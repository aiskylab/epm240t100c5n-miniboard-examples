==> flow/design.v <==
module state_machine(clk,rst,c,en);
input clk,rst;
output[7:0] c;
reg[7:0] c;
output[7:0] en;
parameter state0=3'b000,
		  state1=3'b001,
		  state2=3'b010,
		  state3=3'b011,
		  state4=3'b100,
		  state5=3'b101,
		  state6=3'b110,
		  state7=3'b111;
reg[2:0] state;
reg[23:0] cnt;
assign en=0;
always@(posedge clk or negedge rst)
begin
	if(!rst) begin
		state<=state0;
		cnt<=0;
	 end
	else begin
		cnt<=cnt+1;
		if(cnt==24'hffffff) begin
			case(state)
				state0:
					state<=state1;
				state1:
					state<=state2;
				state2:
					state<=state3;
				state3:
					state<=state4;
				state4:
					state<=state5;
				state5:
					state<=state6;
				state6:
					state<=state7;
				state7:
					state<=state0;
			 endcase
		 end
	 end
end
always@(state)
begin
	case(state)
		state0:
			c=8'b1100_0000;
		state1:
			c=8'b1111_1001;
		state2:
			c=8'b1010_0100;
		state3:
			c=8'b1011_0000;
		state4:
			c=8'b1001_1001;
		state5:
			c=8'b1001_0010;
		state6:
			c=8'b1000_0010;
		state7:
			c=8'b1111_1000;
	 endcase
end
endmodule
Reports on state_machine:

The steps from the RTL of state_machine to its reports follow in flow order.
Lines are those of the file above, counted from 1.
The mark -- stands for no value.

* design top: state_machine
* clock input: clk
* cell library: sky130hd
* corner: tt_025C_1v80

After elaboration:

Counts by Yosys on the flattened word-level netlist (proc, flatten, opt, wreduce; memories kept). Register bits leave out memories and registers merged into their read ports (data or address); mux counts leave out enables and synchronous resets folded into registers. Print and check cells are left out. Cells with the same type and inputs are merged into one.
Yosys's memory passes give these memory sizes; they may raise the number of words (mostly to a power of two), join words into wider ones and drop unused or constant bits.

* bits in registers: 24
* latch bits: 0
* bits in writable memories: 0
* ROM bits: 80
* word width x clocked read ports: 3
* memory cells: 2
* bits of input ports: 2
* output and inout bits: 16
* elaborated cells: 6

Memories
* (name not given): words 8, bits a word 7, rd ports 1, write ports 0, line 49 `case(state)`
* (name not given): words 8, bits a word 3, rd ports 1, write ports 0, line 26 `case(state)`

* $add $sub $neg: 1
* multiply operators: 0
* div/mod/pow operators: 0
* magnitude comparators: 0
* equal/unequal tests: 1
* shift-type cells: 0
* multiplexer cells: 0
* bitwise logic cells: 0
* reductions and logical operators: 1

Operators with widths (count)
* 24-bit by 1-bit adder with 24-bit output (second input constant): 1
* 24-bit equality test (second input constant): 1
* 1-bit logical NOT: 1

Longest topological paths:

Depth = most cells in a row (Yosys ltp): at word level without a register or memory, in the mapped netlist without a sequential cell, where the memories' decode and read muxes count.

* word-level depth: 1
* ABC_AREA: 0
* mapped depth: 5
* gate-level depth less buffers: 5

After synthesis:

Source: synth_stat.txt of the flow (Yosys; design flattened, memories mapped). It holds for the ABC_AREA given above (unset counts as 0); a run with the other value may have another netlist.
Totals and module areas in this step are rounded.

Cell types
* sky130_fd_sc_hd__dfrtp_1: count 27, area in all 675.648 um^2
* sky130_fd_sc_hd__xnor2_1: count 14, area in all 122.618 um^2
* sky130_fd_sc_hd__ha_1: count 7, area in all 87.584 um^2
* sky130_fd_sc_hd__xor2_1: count 8, area in all 70.067 um^2
* sky130_fd_sc_hd__buf_4: count 9, area in all 67.565 um^2
* sky130_fd_sc_hd__nand2_1: count 15, area in all 56.304 um^2
* sky130_fd_sc_hd__nor4_4: count 2, area in all 42.541 um^2
* sky130_fd_sc_hd__nand4_1: count 6, area in all 37.536 um^2
* sky130_fd_sc_hd__nand3_1: count 5, area in all 25.024 um^2
* sky130_fd_sc_hd__nand4_4: count 1, area in all 21.27 um^2
* sky130_fd_sc_hd__o21ai_0: count 4, area in all 20.019 um^2
* sky130_fd_sc_hd__and2_1: count 3, area in all 18.768 um^2
* sky130_fd_sc_hd__nor2_1: count 5, area in all 18.768 um^2
* sky130_fd_sc_hd__and4_1: count 2, area in all 17.517 um^2
* sky130_fd_sc_hd__nand3_4: count 1, area in all 17.517 um^2
* sky130_fd_sc_hd__inv_1: count 4, area in all 15.014 um^2
* sky130_fd_sc_hd__mux2_4: count 1, area in all 15.014 um^2
* sky130_fd_sc_hd__nor3_1: count 3, area in all 15.014 um^2

Not listed: further types 11, cells in them 13.

* standard cells after synthesis: 130
* chip area (Yosys): 1440 um^2
* sequential part of the area: 676 um^2
* mapped flip-flops: 27
* buffers: 11

Worst setup path after synthesis:

OpenSTA on the mapped netlist: ideal clock, no wires. The path of least setup slack (recovery checks aside). Input and output delay are each 20% of the period. Register names are those of the netlist, which keeps one name where synthesis merged equal registers.

* path kind: flip-flop to flip-flop
* start: register cnt[9]
* end: register state[1]
* period: 1.66 ns
* library setup time: 0.125 ns
* time at the first pin: 0.000 ns
* data arrival time: 1.462 ns
* data required time: 1.535 ns
* slack: 0.073 ns
* path delay: 1.587 ns
* stages on the path: 5
* buffers on the path: 0
* period reached after synthesis: 1.587 ns

"path delay" = arrival - input delay + setup time.
"stages on the path": output pins that drive a net of the path, with the launching flip-flop's if there is one; two outputs of one cell count as two.
"period reached after synthesis" = period - worst setup slack (recovery checks aside). The figure is calculated, with input and output delays left at 20% of the set period.
The rows between start and end are the longest chain of elaborated cells between them; the timing report does not say that the signal goes this way. Where chains are equally long, one stands for them.
Each line given opens the expression or statement behind the cell; cells for indexed reads and writes are added by Yosys, which also makes memories of some case tables.
At most two assigning lines are given for a register; there are more.

* cell sequence: sky130_fd_sc_hd__dfrtp_1 sky130_fd_sc_hd__nand4_2 sky130_fd_sc_hd__nor4_4 sky130_fd_sc_hd__nand3_4 sky130_fd_sc_hd__mux2_4
* length of the longest elaborated chain: 1
* elaborated cells between the ends (all ways): 1
* source lines of those cells: 1
* classes of those cells: 1 x eq/ne

RTL lines, path post-synthesis
* start, declared: line 15 `reg[23:0] cnt;`
* start, assigned: line 21 `cnt<=0;`
* start, assigned: line 24 `cnt<=cnt+1;`
* 24-bit equality test: line 25 `if(cnt==24'hffffff) begin`
* end, assigned: line 28 `state<=state1;`
* end, assigned: line 30 `state<=state2;`
* end, declared: line 14 `reg[2:0] state;`

Path in the finished layout:

Path of least setup slack in the final report of flow run 1 (OpenROAD, finished layout, wires in). Where an end is a register, its clock arrival counts in the times.

* path kind: flip-flop to output port
* start: register state[1]
* end: output port c[2]
* period: 1.94 ns
* output delay: 0.39 ns
* time at the first pin: 0.32 ns
* data arrival time: 1.46 ns
* data required time: 1.55 ns
* slack: 0.10 ns
* stages on the path: 6
* buffers on the path: 3

The rows between start and end are the longest chain of elaborated cells between them; the timing report does not say that the signal goes this way. Where chains are equally long, one stands for them.
The chain passes a memory read, where the word-level depth is cut; so it can be longer than that depth.
At most two assigning lines are given for a register; there are more.

* cell sequence: sky130_fd_sc_hd__dfrtp_1 sky130_fd_sc_hd__buf_4 sky130_fd_sc_hd__buf_4 sky130_fd_sc_hd__ha_4 sky130_fd_sc_hd__nor2b_1 sky130_fd_sc_hd__buf_2
* length of the longest elaborated chain: 1
* elaborated cells between the ends (all ways): 1
* source lines of those cells: 1
* classes of those cells: 1 x memory

RTL lines, path after layout
* start, declared: line 14 `reg[2:0] state;`
* start, assigned: line 28 `state<=state1;`
* start, assigned: line 30 `state<=state2;`
* memory 8 x 7 bit: line 49 `case(state)`
* end, declared: line 3 `output[7:0] c;`

Design state_machine on sky130hd. What follows are 2 stored runs of the flow, each under its own settings; their order means nothing. The constraints put input and output delay at 20% of the set period each and load the outputs with 0.01 pF.
By "achieved clock period" is meant the clock period of the run minus its worst setup slack. This is arithmetic on one report: input and output delays are still those of the set period (20% each).
"allowed time less slack (worst setup path)" = time allowed to the worst setup path (clock period - input delay - output delay, where it has them) - its slack; a late launch clock adds to it, a late capture clock takes from it.
"total power after layout" is the tool's figure for a default switching activity; nothing was simulated.
The measured numbers are rounded.

### Flow run 1

==> flow/run.sh <==
#!/bin/bash
# the make line also repeats the synthesis and layout settings of config.mk as NAME=value (left out here)
make -C /OpenROAD-flow-scripts/flow DESIGN_CONFIG=/design/flow/config.mk WORK_HOME=/design/flow/orfs CLKGATE_MAP_FILE= finish
==> flow/config.mk <==
export PLATFORM = sky130hd
export DESIGN_NAME = state_machine
export DESIGN_NICKNAME = state_machine
export VERILOG_FILES = /design/flow/design.v
export SDC_FILE = /design/flow/constraint.sdc
export NUM_CORES = 4
export LEC_CHECK = 0
export CAP_MARGIN = 20
export CORE_MARGIN = 2
export CORE_UTILIZATION = 69
export SLEW_MARGIN = 20
==> flow/constraint.sdc <==
create_clock -name core_clock -period 1.94 [get_ports {clk}]
set_input_delay 0.3880 -clock core_clock [delete_from_list [all_inputs] [get_ports {clk}]]
set_output_delay 0.3880 -clock core_clock [all_outputs]
set_load 0.01 [all_outputs]

Results of flow run 1:
- Utilization of the finished layout: 80.2%
- Achieved clock period: 1.843 ns
- Setup slack of the worst path: 0.097 ns
- Setup total negative slack: 0.000 ns
- Die size: 2460 um^2
- Standard-cell area after routing: 1570 um^2
- Yosys chip area after synthesis: 1440 um^2
- Allowed time less slack (worst setup path): 1.46 ns
- Critical path kind: flip-flop to output port
- Total power after layout: 0.824 mW

### Flow run 2

==> flow/run.sh <==
#!/bin/bash
# the make line also repeats the synthesis and layout settings of config.mk as NAME=value (left out here)
make -C /OpenROAD-flow-scripts/flow DESIGN_CONFIG=/design/flow/config.mk WORK_HOME=/design/flow/orfs CLKGATE_MAP_FILE= finish
==> flow/config.mk <==
export PLATFORM = sky130hd
export DESIGN_NAME = state_machine
export DESIGN_NICKNAME = state_machine
export VERILOG_FILES = /design/flow/design.v
export SDC_FILE = /design/flow/constraint.sdc
export NUM_CORES = 4
export LEC_CHECK = 0
export ABC_AREA = 0
export CAP_MARGIN = 20
export CELL_PAD_IN_SITES_DETAIL_PLACEMENT = 0
export CORE_MARGIN = 9
export CORE_UTILIZATION = 15
export SETUP_SLACK_MARGIN = 0.49
export SLEW_MARGIN = 20
export TNS_END_PERCENT = 60
==> flow/constraint.sdc <==
create_clock -name core_clock -period 1.71 [get_ports {clk}]
set_input_delay 0.3420 -clock core_clock [delete_from_list [all_inputs] [get_ports {clk}]]
set_output_delay 0.3420 -clock core_clock [all_outputs]
set_load 0.01 [all_outputs]

Results of flow run 2:
- Utilization of the finished layout: 23.4%
- Achieved clock period: 1.633 ns
- Setup slack of the worst path: 0.077 ns
- Setup total negative slack: 0.000 ns
- Die size: 13400 um^2
- Standard-cell area after routing: 2170 um^2
- Yosys chip area after synthesis: 1440 um^2
- Allowed time less slack (worst setup path): 1.29 ns
- Critical path kind: flip-flop to output port
- Total power after layout: 1.02 mW
